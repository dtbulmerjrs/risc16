==> flow/design.v <==
`timescale 1us / 100ps
module clk_500Hz(clk_in, rst, clock_500hz);
	input clk_in;  
	input rst;
	output clock_500hz;
	wire clock_500hz;   
	reg [15:0] y;  
	assign clock_500hz = 
	y[15] && y[14] && y[9] && y[8] && y[6] && y[4]; 
	initial begin
	y = 0;  
   end	
	always@(posedge clk_in, posedge rst)
	begin
		if(rst)
				y = 0;  
		else if(y >= 50000) y = 0;
		else   
				y = (y + 1'b1);  
	end
endmodule
# Reports on clk_500Hz
# Tool output for the design above, in the order of the flow.
# Line numbers count from 1 in the design file above.
# Operators: Yosys type, input widths -> output width; for muxes data width and select width s.
# Cell names lack the library's common part.
# A cell with -- has no value.
[inputs] top="clk_500Hz" clock="clk_in" library="sky130hd" corner="tt_025C_1v80"

# Word-level counts
# Yosys after proc, flatten, opt, wreduce and memory -nomap, before mapping. Enables and synchronous resets that opt folds into registers are not counted as muxes. Memory bits, and registers merged into a memory's read port (data or address), are not among the register bits. Print and check cells are not counted. Equal cells are merged and count once.
[classes] reduce_logical=5 cmp=1 n_addsub=1 muxes=1
[op_table] cell="$add 16x1->16 const B" count=1
[op_table] cell="$ge 16x16->1 const B" count=1
[op_table] cell="$mux 16" count=1
[op_table] cell="$logic_and 1x1->1" count=5
[word_totals] output_inout_bits=1 elab_cells=9 ff_bits=16 in_bits=2

# Logic depth
# Yosys ltp: most cells in a row. Word level: on the elaborated netlist, between registers, memories and ports. Mapped: between sequential cells and ports; inverters and the memories' decode and read muxes count.
[depth] depth_word=5 abc_area=0 mapped_depth=5 mapped_depth_nobuf=5

# Netlist
# The flow's flattened synthesis, as Yosys stat reports it; memories are mapped. The netlist is that of the ABC_AREA named above (0 if unset); the other value can give another one.
# Totals and module areas in this step are rounded.
[by_type] cell="dfrtp_1" count=16
[by_type] cell="xnor2_1" count=12
[by_type] cell="nor2_1" count=17
[by_type] cell="nor4_1" count=5
[by_type] cell="ha_1" count=2
[by_type] cell="nand3_1" count=5
[by_type] cell="nand4_2" count=2
[by_type] cell="inv_1" count=6
[by_type] cell="nand2_1" count=6
[by_type] cell="nor3_1" count=4
[by_type] cell="a21oi_1" count=2
[by_type] cell="xor2_1" count=1
[by_type] cell="a21o_1" count=1
[by_type] cell="o31ai_1" count=1
[by_type] cell="or4_1" count=1
[by_type] cell="nand4_1" count=1
[by_type] cell="nor2b_1" count=1
[by_type] cell="or3_1" count=1
# Other cell types: 2; their cells: 2.
[mapped] buf_cells=1 cells=86 ff_cells=16 area_um2=810

# Timing after synthesis
# OpenSTA on the mapped netlist: ideal clock, no wires. The path of least setup slack (recovery checks aside). Input and output delay are each 20% of the period. Register names are those of the netlist, which keeps one name where synthesis merged equal registers.
[synth_timing] path_kind="flip-flop to flip-flop" start="register y[10]" end="register y[15]" setup_slack_ps=10 stages=5 path_buffers=0 tclk_ps=1510 path_delay_ps=1500 arrival_ps=1422 required_time_ps=1432 launch_ps=0 setup_time_ps=78 synth_period_reached_ps=1500
# "path_delay_ps" is the arrival time less input delay plus setup time.
# "stages": output pins that drive a net of the path, with the launching flip-flop's if there is one; two outputs of one cell count as two.
# "synth_period_reached_ps" is the clock period less the worst setup slack; recovery checks do not enter. This is arithmetic on one report: input and output delays are still those of the set period (20% each).
# The rows between start and end are the longest chain of elaborated cells between them; the timing report does not say that the signal goes this way. Where chains are equally long, one stands for them.
# Each line given opens the expression or statement behind the cell; cells for indexed reads and writes are added by Yosys, which also makes memories of some case tables.
# At most two assigning lines are given for a register; there are more.
[synth_via] path_cell_list="dfrtp_1 > nand4_2 > or3_1 > or4_1 > a21oi_1" elab_chain_len=2 cone_cells=3 lines_between=2 classes_between="add/sub: 1; compare: 1; mux: 1"
[synth_rtl] element="start, declared" line_no=7 text="reg [15:0] y;"
[synth_rtl] element="start, assigned" line_no=16 text="y = 0;"
[synth_rtl] element="start, assigned" line_no=19 text="y = (y + 1'b1);"
[synth_rtl] element="$add 16x1->16" line_no=19
[synth_rtl] element="$mux 16" line_no=17 text="else if(y >= 50000) y = 0;"
[synth_rtl] element="end, assigned" line_no=17
[synth_rtl] element="end, assigned" line_no=19
[synth_rtl] element="end, declared" line_no=7

# Worst path after layout
# Path of least setup slack in the final report of record 1 (OpenROAD, finished layout, wires in). Where an end is a register, its clock arrival counts in the times.
# The path's times are printed in steps of 10 ps; the period is the one set.
[layout_timing] path_kind="flip-flop to flip-flop" start="register y[14]" end="register y[15]" stages=6 arrival_ps=1760 tclk_ps=1010 launch_ps=280 setup_time_ps=60 setup_slack_ps=-530 required_time_ps=1230 path_buffers=1
# The rows between start and end are the longest chain of elaborated cells between them; the timing report does not say that the signal goes this way. Where chains are equally long, one stands for them.
# At most two assigning lines are given for a register; there are more.
[layout_via] path_cell_list="dfrtp_1 > buf_6 > nand2_2 > or3_4 > or4_4 > a21oi_2" elab_chain_len=2 cone_cells=3 lines_between=2 classes_between="add/sub: 1; compare: 1; mux: 1"
[layout_rtl] element="start, declared" line_no=7 text="reg [15:0] y;"
[layout_rtl] element="start, assigned" line_no=16 text="y = 0;"
[layout_rtl] element="start, assigned" line_no=19 text="y = (y + 1'b1);"
[layout_rtl] element="$add 16x1->16" line_no=19
[layout_rtl] element="$mux 16" line_no=17 text="else if(y >= 50000) y = 0;"
[layout_rtl] element="end, assigned" line_no=17
[layout_rtl] element="end, assigned" line_no=19
[layout_rtl] element="end, declared" line_no=7

# Record of 2 stored runs of the RTL-to-layout flow on clk_500Hz, platform sky130hd. The runs are unordered. Constraints: input delay and output delay 20% of the set period each, output load 0.01 pF.
# "achieved_clock_period_ps" = clock period - worst setup slack. The figure is calculated, with input and output delays left at 20% of the set period.
# "timing.worst_path_ps" means the part of the period allowed to the worst setup path (the constraints hold back 20% at inputs and 20% at outputs) less its slack; where the path has registers, the arrival times of their clocks count too.
# "power_w": no workload was simulated; the value follows from the tool's default switching activity.
# "timing.worst_path_ps" is known to 10 ps.
# The results are shown rounded.
run="record 1" settings period_ns=1.01 CAP_MARGIN=20 CORE_MARGIN=2 CORE_UTILIZATION=40 SLEW_MARGIN=20
run="record 1" results achieved_clock_period_ps=1544 yosys.chip_area_um2=810 fin_util_frac=0.639 finish.stdcell_area_um2=1240 die_area_um2=2400 power_w=0.000994 timing.worst_path_ps=1540 timing.worst_path_kind="flip-flop to flip-flop" fin_ws_ps=-534 final_setup_tns_ps=-6890
run="record 2" settings period_ns=0.979 CORE_UTILIZATION=72 SETUP_SLACK_MARGIN=-0.07 PLACE_DENSITY=0.5 CORE_MARGIN=9 CELL_PAD_IN_SITES_DETAIL_PLACEMENT=2 CTS_CLUSTER_SIZE=66 CAP_MARGIN=0 MAX_ROUTING_LAYER="met4" SLEW_MARGIN=20
run="record 2" outcome="stopped before the end: placement reported DPL-0038"
